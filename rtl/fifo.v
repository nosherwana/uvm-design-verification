==> flow/design.v <==
module FIFO(
    clk,                                         
    reset_n,                                     
    re,                                          
    we,                                          
    data_in,                                     
    data_out,                                    
    full,                                        
    empty                                        
);
    parameter DATA_WIDTH = 32;                   
    parameter FIFO_DEPTH = 32;                   
    input wire clk;                              
    input wire reset_n;                          
    input wire re;                               
    input wire we;                               
    input wire [DATA_WIDTH-1:0] data_in;         
    output reg [DATA_WIDTH-1:0] data_out;        
    output wire full;                            
    output wire empty;                           
    reg [DATA_WIDTH-1:0] fifo_mem [0:FIFO_DEPTH-1];  
    reg [FIFO_DEPTH-1:0] write_ptr;
    reg [FIFO_DEPTH-1:0] read_ptr;
    reg [FIFO_DEPTH-1:0] next_write_ptr;
    wire overrun;
    wire underrun;
    assign next_write_ptr = write_ptr + 1'b1;
    assign full = (next_write_ptr == read_ptr);
    assign empty = (write_ptr == read_ptr);
    always @(posedge clk) begin
        if (~ reset) begin
            write_ptr <= 0;
            read_ptr <= 0;
            overrun <= 0;
            underrun <= 0;
        end
    end
    always @(posedge clk) begin
        if (we) begin
            fifo_mem[write_ptr] <= data_in;
        end
    end
    always @(posedge clk) begin
        if (re) begin
            data_out <= fifo_mem[read_ptr];
        end
    end
    always @(posedge clk) begin
        if (we) begin
            if ((!full)||(re)) begin
                write_ptr <= write_ptr + 1'b1;
            end
            else begin
                overrun <= 1;
            end
        end
    end
    always @(posedge clk) begin
        if (re) begin
            if (!empty) begin
                read_ptr <= read_ptr + 1'b1;
            end
            else begin
                underrun <= 1;
            end
        end
    end 
endmodule  
# Step by step through the tools: FIFO
# Tool output for the design above, in the order of the flow.
# Lines are those of the file above, counted from 1.
# Operators: Yosys type, input widths -> output width; for muxes data width and select width s.
# Cell names lack the library's common part.
# The mark n/a stands for no value.
[setup] top_module="FIFO" clk_port="clk" lib="sky130hd" lib_corner="tt_025C_1v80"

# Elaborated design
# Counts by Yosys on the flattened word-level netlist (proc, flatten, opt, wreduce; memories kept). Register bits leave out memories and registers merged into their read ports (data or address); mux counts leave out enables and synchronous resets folded into registers. Print and check cells are left out. Cells with the same type and inputs are merged into one.
# Yosys's memory passes give these memory sizes; they may raise the number of words (mostly to a power of two), join words into wider ones and drop unused or constant bits.
[word_totals] memories=1 mem_bits_rw=1024 out_inout_bits=34 elab_cells=4 clocked_rd_ports_x_width=32 regBits=0 inputBits=36
[op_classes] n_mux=3
[mem_list] memory="fifo_mem" words=32 word_bits=32 rd=1 write_ports=1 line_no=21 rtl="reg [DATA_WIDTH-1:0] fifo_mem [0:FIFO_DEPTH-1];"
[op_table] op="$mux 32" count=1
[op_table] op="$mux 5" count=1
[op_table] op="$mux 1" count=1

# Logic depth
# Longest topological path by Yosys (ltp), each cell counted once; first at word level (registers and memories cut), then after technology mapping (sequential cells cut; the memories' decode and read muxes count).
[depth] depth_word=1 ABC_AREA=0 depth_mapped=1 ltp_nobuf=0

# Netlist
# Yosys stat after the flow's synthesis: flattened, memories mapped to cells. It holds for the ABC_AREA given above (unset counts as 0); a run with the other value may have another netlist.
# Totals and module areas in this step are rounded.
[types] cell_type="edfxtp_1" count=64 type_area_um2=1.92E+03
[types] cell_type="buf_4" count=2 type_area_um2=15.014
[types] cell_type="conb_1" count=2 type_area_um2=7.507
[mapped] buffers=2 ffs=64 cells=68 seqArea_mm2=0.00192 yosys_area_mm2=0.00194

# Worst setup path after synthesis
# Source: OpenSTA report_checks on the synthesized netlist (no wires, ideal clock, input and output delay 20% of the period each), path of least setup slack; recovery checks are left aside. Register names are those of the netlist, which keeps one name where synthesis merged equal registers.
[synth_path] path_type="register to register" startpoint="mem fifo_mem[0][0]" endpoint="reg data_out[0]" path_slack_ns=0.034 setup_ns=0.266 t_first_pin_ns=0.000 arrival_ns=0.323 driving_pins=1 required_ns=0.357 path_delay_ns=0.589 tclk_ns=0.623 n_path_buf=0 period_less_setup_slack_ns=0.589
# "path_delay_ns" is the arrival time less input delay plus setup time.
# "driving_pins" counts driving pins, that of a launching flip-flop among them; a cell with two outputs on the path counts twice.
# "period_less_setup_slack_ns" is the clock period less the worst setup slack; recovery checks do not enter. This is arithmetic on one report: input and output delays are still those of the set period (20% each).
[synth_between] path_cell_list="edfxtp_1"
[synth_lines] element="start, declared" line_no=21 rtl="reg [DATA_WIDTH-1:0] fifo_mem [0:FIFO_DEPTH-1];"
[synth_lines] element="end, declared" line_no=18 rtl="output reg [DATA_WIDTH-1:0] data_out;"
# No chain of elaborated cells between the ends is given.

# Path in the finished layout
# Path of least setup slack in the final report of job 1 (OpenROAD, finished layout, wires in). Where an end is a register, its clock arrival counts in the times.
[layout_path] path_type="register to output" startpoint="reg data_out[20]" endpoint="out data_out[20]" n_path_buf=1 path_slack_ns=-0.58 arrival_ns=0.92 required_ns=0.34 tclk_ns=0.429 driving_pins=2 t_first_pin_ns=0.37 out_delay_ns=0.09
[layout_between] path_cell_list="edfxtp_1 > buf_2" elab_chain_len=0 cells_between=0 cone_lines=0
[layout_lines] element="start, declared" line_no=18 rtl="output reg [DATA_WIDTH-1:0] data_out;"
[layout_lines] element="end, declared" line_no=18

Data sheet: physical implementation of FIFO

Design FIFO on sky130hd. What follows are 2 stored runs of the flow, each under its own settings; their order means nothing. The constraints put input and output delay at 20% of the set period each and load the outputs with 0.01 pF.
"timing.achieved_period_ns" means the clock period less the worst setup slack. The figure is calculated, with input and output delays left at 20% of the set period.
"timing.worst_path_ns" = time allowed to the worst setup path (clock period - input delay - output delay, where it has them) - its slack; a late launch clock adds to it, a late capture clock takes from it.
"design_power_w" is the tool's figure for a default switching activity; nothing was simulated.
The measured numbers are rounded.

[flow] job 1: files
==> flow/run.sh <==
#!/bin/bash
# the make line also repeats the synthesis and layout settings of config.mk as NAME=value (left out here)
make -C /OpenROAD-flow-scripts/flow DESIGN_CONFIG=/design/flow/config.mk WORK_HOME=/design/flow/orfs CLKGATE_MAP_FILE= finish
==> flow/config.mk <==
export PLATFORM = sky130hd
export DESIGN_NAME = FIFO
export DESIGN_NICKNAME = FIFO
export VERILOG_FILES = /design/flow/design.v
export SDC_FILE = /design/flow/constraint.sdc
export NUM_CORES = 4
export LEC_CHECK = 0
export CAP_MARGIN = 5
export CELL_PAD_IN_SITES_GLOBAL_PLACEMENT = 1
export CORE_MARGIN = 2
export CORE_UTILIZATION = 58
export CTS_CLUSTER_SIZE = 36
export GPL_TIMING_DRIVEN = 1
export MAX_ROUTING_LAYER = met4
export PLACE_DENSITY = 0.51
export SLEW_MARGIN = 20
==> flow/constraint.sdc <==
create_clock -name core_clock -period 0.429 [get_ports {clk}]
set_input_delay 0.0858 -clock core_clock [delete_from_list [all_inputs] [get_ports {clk}]]
set_output_delay 0.0858 -clock core_clock [all_outputs]
set_load 0.01 [all_outputs]

[flow] job 1: metrics
[metrics] worst_hold_slack_ns = 0.240
[metrics] dieArea_mm2 = 0.00383
[metrics] timing.worst_path_ns = 0.92
[metrics] critical_path_kind = register to output
[metrics] synthesis_area_mm2 = 0.00194
[metrics] final_cell_area_mm2 = 0.00266
[metrics] fin_tns_ns = -23.9
[metrics] utilization_pct = 81.0
[metrics] timing.setup.ws_ns = -0.580
[metrics] timing.achieved_period_ns = 1.009
[metrics] design_power_w = 0.0112

[flow] job 2: files
==> flow/run.sh <==
#!/bin/bash
# the make line also repeats the synthesis and layout settings of config.mk as NAME=value (left out here)
make -C /OpenROAD-flow-scripts/flow DESIGN_CONFIG=/design/flow/config.mk WORK_HOME=/design/flow/orfs CLKGATE_MAP_FILE= finish
==> flow/config.mk <==
export PLATFORM = sky130hd
export DESIGN_NAME = FIFO
export DESIGN_NICKNAME = FIFO
export VERILOG_FILES = /design/flow/design.v
export SDC_FILE = /design/flow/constraint.sdc
export NUM_CORES = 4
export LEC_CHECK = 0
export CAP_MARGIN = 20
export CORE_MARGIN = 2
export CORE_UTILIZATION = 40
export SLEW_MARGIN = 20
==> flow/constraint.sdc <==
create_clock -name core_clock -period 0.792 [get_ports {clk}]
set_input_delay 0.1584 -clock core_clock [delete_from_list [all_inputs] [get_ports {clk}]]
set_output_delay 0.1584 -clock core_clock [all_outputs]
set_load 0.01 [all_outputs]

[flow] job 2: metrics
[metrics] design_power_w = 0.00666
[metrics] worst_hold_slack_ns = 0.392
[metrics] final_cell_area_mm2 = 0.00275
[metrics] synthesis_area_mm2 = 0.00194
[metrics] timing.worst_path_ns = 0.86
[metrics] critical_path_kind = register to output
[metrics] fin_tns_ns = -6.10
[metrics] dieArea_mm2 = 0.00543
[metrics] timing.achieved_period_ns = 1.014
[metrics] timing.setup.ws_ns = -0.222
[metrics] utilization_pct = 58.6
